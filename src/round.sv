==> flow/design.v <==
module round_tracker (
    input  logic        clk,                  
    input  logic        reset_n,              
    input  logic        round_exec_active,    
    input  logic        final_round_active,   
    input  logic [2:0]  state,                
    input  logic [2:0]  final_hash_state,     
    output logic [2:0]  i_count,              
    output logic        round_done,           
    output logic        final_round_done      
);
    logic [5:0] round_count;
    always_ff @(posedge clk or negedge reset_n) begin
        if (!reset_n) begin
            i_count <= 3'd0;
            round_count <= 6'd0;
        end else if (round_exec_active) begin
            if (i_count == 3'd7) begin
                i_count <= 3'd0;                      
                round_count <= round_count + 6'd1;    
            end else begin
                i_count <= i_count + 3'd1;            
            end
        end else if (final_round_active) begin
            if (i_count < 3'd7)
                i_count <= i_count + 3'd1;
        end else begin
            i_count <= 3'd0;
            round_count <= 6'd0;
        end
    end
    assign final_round_done = (state == final_hash_state && i_count == 3'd7);
    assign round_done = (round_exec_active && round_count == 6'd35 && i_count == 3'd7);
endmodule
==> Tool chain data of round_tracker <==
The steps from the RTL of round_tracker to its reports follow in flow order.
Line numbers count from 1 in the design file above.
Cell names lack the library's common part.
{ "inputs": {"design": "round_tracker", "clock_port": "clk", "lib": "sky130hd", "pvt_corner": "tt_025C_1v80"} }

==> Word level <==
Yosys after proc, flatten, opt, wreduce and memory -nomap, before mapping. Memory bits, and registers merged into a memory's read port (data or address), are not among the register bits. Print and check cells are not counted. Equal cells are merged and count once.
{ "op_classes": {"n_cmp": 1, "n_mux": 7, "equal": 6, "add_sub_neg": 2, "n_reduce_logical": 4} }
{ "op_table": {"columns": ["cell", "n"], "rows": [
  ["two-way mux 6 bit", 3],
  ["two-way mux 3 bit", 4],
  ["adder 6 x 1 -> 6 bit with constant B", 1],
  ["equality test 6 bit with constant B", 1],
  ["logical AND 1 bit", 3],
  ["adder 3 x 1 -> 3 bit with constant B", 1],
  ["inequality test 3 x 2 -> 1 bit with constant B", 1],
  ["< comparator 3 bit with constant B", 1],
  ["equality test 3 bit", 1],
  ["equality test 3 bit with constant B", 1],
  ["inequality test 2 x 1 -> 1 bit with constant B", 1],
  ["inequality test 2 bit with constant B", 1],
  ["AND reduction 2 bit", 1]
]} }
{ "word_totals": {"inputBits": 10, "ff_bits": 9, "output_inout_bits": 5} }

==> Logic depth <==
Longest topological path by Yosys (ltp), each cell counted once; first at word level (registers and memories cut), then after technology mapping (sequential cells cut; the memories' decode and read muxes count).
{ "depth": {"word_depth": 4, "ABC_AREA": 0, "mapped_depth": 6, "ltp_nobuf": 5} }

==> After synthesis <==
Source: synth_stat.txt of the flow (Yosys; design flattened, memories mapped). It holds for the ABC_AREA given above (unset counts as 0); a run with the other value may have another netlist.
{ "by_type": {"columns": ["type", "n", "type_area_um2"], "rows": [
  ["dfrtp_1", 9, 225.216],
  ["ha_1", 3, 37.536],
  ["xnor2_1", 3, 26.275],
  ["nand4_4", 1, 21.27],
  ["mux2i_1", 2, 20.019],
  ["o21ai_0", 4, 20.019],
  ["xor2_1", 2, 17.517],
  ["nand3_1", 3, 15.014],
  ["nor2_1", 4, 15.014],
  ["nand2b_1", 2, 12.512],
  ["buf_6", 1, 11.261],
  ["mux2_2", 1, 11.261],
  ["nand2_1", 3, 11.261],
  ["a22o_2", 1, 10.01],
  ["a22o_1", 1, 8.758],
  ["and2_4", 1, 8.758],
  ["a21boi_0", 1, 7.507],
  ["buf_4", 1, 7.507]
]} }
Not listed: further types 9, cells in them 9.
{ "mapped": {"ff_cells": 9, "cell_count": 52, "yosys_area_um2": 539.3, "buffers": 2} }

==> Timing after synthesis <==
Source: OpenSTA report_checks on the synthesized netlist (no wires, ideal clock, input and output delay 20% of the period each), path of least setup slack; recovery checks are left aside. Register names are those of the netlist, which keeps one name where synthesis merged equal registers.
{ "synth_path": {"kind": "reg2out", "start": "register i_count[0]", "end": "output port round_done", "path_slack_ns": 0.133, "stages": 5, "launch_ns": 0.000, "t_arrival_ns": 1.339, "tclk_ns": 1.84, "n_path_buf": 0, "path_delay_ns": 1.339, "synth_period_reached_ns": 1.707} }
"path_delay_ns" = arrival - input delay + setup time.
A path that ends at an output port has no setup time.
"stages" counts driving pins, that of a launching flip-flop among them; a cell with two outputs on the path counts twice.
"synth_period_reached_ns" = period - worst setup slack (recovery checks aside). The figure is calculated, with input and output delays left at 20% of the set period.
Between the ends stands the longest chain of elaborated cells between them, by number of cells; it is not shown to be the way that was timed. Of several equally long chains one is given.
Each line given opens the expression or statement behind the cell; cells for indexed reads and writes are added by Yosys, which also makes memories of some case tables.
A register here has more assigning lines than the two given.
{ "synth_via": {"path_cell_list": "dfrtp_1 > ha_1 > ha_1 > nand3_1 > nor4_1", "elab_chain_len": 2} }
{ "synth_rtl": {"columns": ["item", "line_no", "text"], "rows": [
  ["start: declaration", 8, "output logic [2:0]  i_count,"],
  ["start: assignment", 22, "i_count <= i_count + 3'd1;"],
  ["start: assignment", 26, "i_count <= i_count + 3'd1;"],
  ["equality test 3 bit", 33, "assign round_done = (round_exec_active && round_count == 6'd35 && i_count == 3'd7);"],
  ["logical AND 1 bit", 33, null],
  ["end: declaration", 9, "output logic        round_done,"]
]} }

==> Timing after layout <==
Path of least setup slack in the final report of record 1 (OpenROAD, finished layout, wires in). Where an end is a register, its clock arrival counts in the times.
{ "layout_path": {"kind": "reg2out", "start": "register i_count[1]", "end": "output port round_done", "n_path_buf": 1, "launch_ns": 0.26, "stages": 6, "t_arrival_ns": 1.67, "tclk_ns": 2.39, "path_slack_ns": 0.25} }
Between the ends stands the longest chain of elaborated cells between them, by number of cells; it is not shown to be the way that was timed. Of several equally long chains one is given.
A register here has more assigning lines than the two given.
{ "layout_via": {"path_cell_list": "dfrtp_1 > ha_1 > ha_1 > nand3_1 > nor4_1 > dlygate4sd2_1", "elab_chain_len": 2} }
{ "layout_rtl": {"columns": ["item", "line_no", "text"], "rows": [
  ["start: declaration", 8, "output logic [2:0]  i_count,"],
  ["start: assignment", 22, "i_count <= i_count + 3'd1;"],
  ["start: assignment", 26, "i_count <= i_count + 3'd1;"],
  ["equality test 3 bit", 33, "assign round_done = (round_exec_active && round_count == 6'd35 && i_count == 3'd7);"],
  ["logical AND 1 bit", 33, null],
  ["end: declaration", 9, "output logic        round_done,"]
]} }

Data sheet: physical implementation of round_tracker

Flow measurements of round_tracker on sky130hd: 2 stored runs with different settings, listed in no order. Input and output delays are each 20% of the period that was set; the output load is 0.01 pF.
"achieved_period_ns": clock period set for the run, less the worst setup slack. It is reckoned from that one timing run; input and output delays stay at 20% of the period that was set.
By "timing.worst_path_ns" is meant the share of the clock period that the worst setup path is allowed (20% is reserved at inputs, 20% at outputs), minus its slack. Clock arrival times at its registers enter into it.
"power.total_mw": no workload was simulated; the value follows from the tool's default switching activity.

Record 1
==> flow/run.sh <==
#!/bin/bash
# the make line also repeats the synthesis and layout settings of config.mk as NAME=value (left out here)
make -C /OpenROAD-flow-scripts/flow DESIGN_CONFIG=/design/flow/config.mk WORK_HOME=/design/flow/orfs CLKGATE_MAP_FILE= finish
==> flow/config.mk <==
export PLATFORM = sky130hd
export DESIGN_NAME = round_tracker
export DESIGN_NICKNAME = round_tracker
export VERILOG_FILES = /design/flow/design.v
export SDC_FILE = /design/flow/constraint.sdc
export NUM_CORES = 4
export LEC_CHECK = 0
export CAP_MARGIN = 10
export CELL_PAD_IN_SITES_DETAIL_PLACEMENT = 2
export CORE_MARGIN = 2
export CORE_UTILIZATION = 25
export SLEW_MARGIN = 5
==> flow/constraint.sdc <==
create_clock -name core_clock -period 2.39 [get_ports {clk}]
set_input_delay 0.4780 -clock core_clock [delete_from_list [all_inputs] [get_ports {clk}]]
set_output_delay 0.4780 -clock core_clock [all_outputs]
set_load 0.01 [all_outputs]

==> results of record 1, as JSON <==
{
  "stdcell_area_um2": 740.7,
  "yosys_chip_area_um2": 539.3,
  "die_area_um2": 2544.7,
  "timing.setup.ws_ns": 0.246,
  "timing.worst_path_ns": 1.67,
  "critical_path_kind": "reg2out",
  "power.total_mw": 0.5009,
  "final_setup_tns_ns": 0.000,
  "achieved_period_ns": 2.144,
  "final_util_pct": 37.0
}

Record 2
==> flow/run.sh <==
#!/bin/bash
# the make line also repeats the synthesis and layout settings of config.mk as NAME=value (left out here)
make -C /OpenROAD-flow-scripts/flow DESIGN_CONFIG=/design/flow/config.mk WORK_HOME=/design/flow/orfs CLKGATE_MAP_FILE= finish
==> flow/config.mk <==
export PLATFORM = sky130hd
export DESIGN_NAME = round_tracker
export DESIGN_NICKNAME = round_tracker
export VERILOG_FILES = /design/flow/design.v
export SDC_FILE = /design/flow/constraint.sdc
export NUM_CORES = 4
export LEC_CHECK = 0
export CAP_MARGIN = 20
export CORE_ASPECT_RATIO = 1.71
export CORE_MARGIN = 5
export CORE_UTILIZATION = 34
export CTS_CLUSTER_DIAMETER = 327
export CTS_CLUSTER_SIZE = 24
export HOLD_SLACK_MARGIN = 0.24
export MIN_ROUTING_LAYER = met2
export PLACE_DENSITY_LB_ADDON = 0.05
export SETUP_SLACK_MARGIN = -0.06
export SLEW_MARGIN = 20
export TNS_END_PERCENT = 95
==> flow/constraint.sdc <==
create_clock -name core_clock -period 1.36 [get_ports {clk}]
set_input_delay 0.2720 -clock core_clock [delete_from_list [all_inputs] [get_ports {clk}]]
set_output_delay 0.2720 -clock core_clock [all_outputs]
set_load 0.01 [all_outputs]

==> results of record 2, as JSON <==
{
  "stdcell_area_um2": 894.6,
  "yosys_chip_area_um2": 539.3,
  "die_area_um2": 2511.4,
  "timing.setup.ws_ns": -0.287,
  "timing.worst_path_ns": 1.37,
  "critical_path_kind": "reg2out",
  "power.total_mw": 0.9415,
  "final_setup_tns_ns": -1.266,
  "achieved_period_ns": 1.647,
  "final_util_pct": 60.2
}
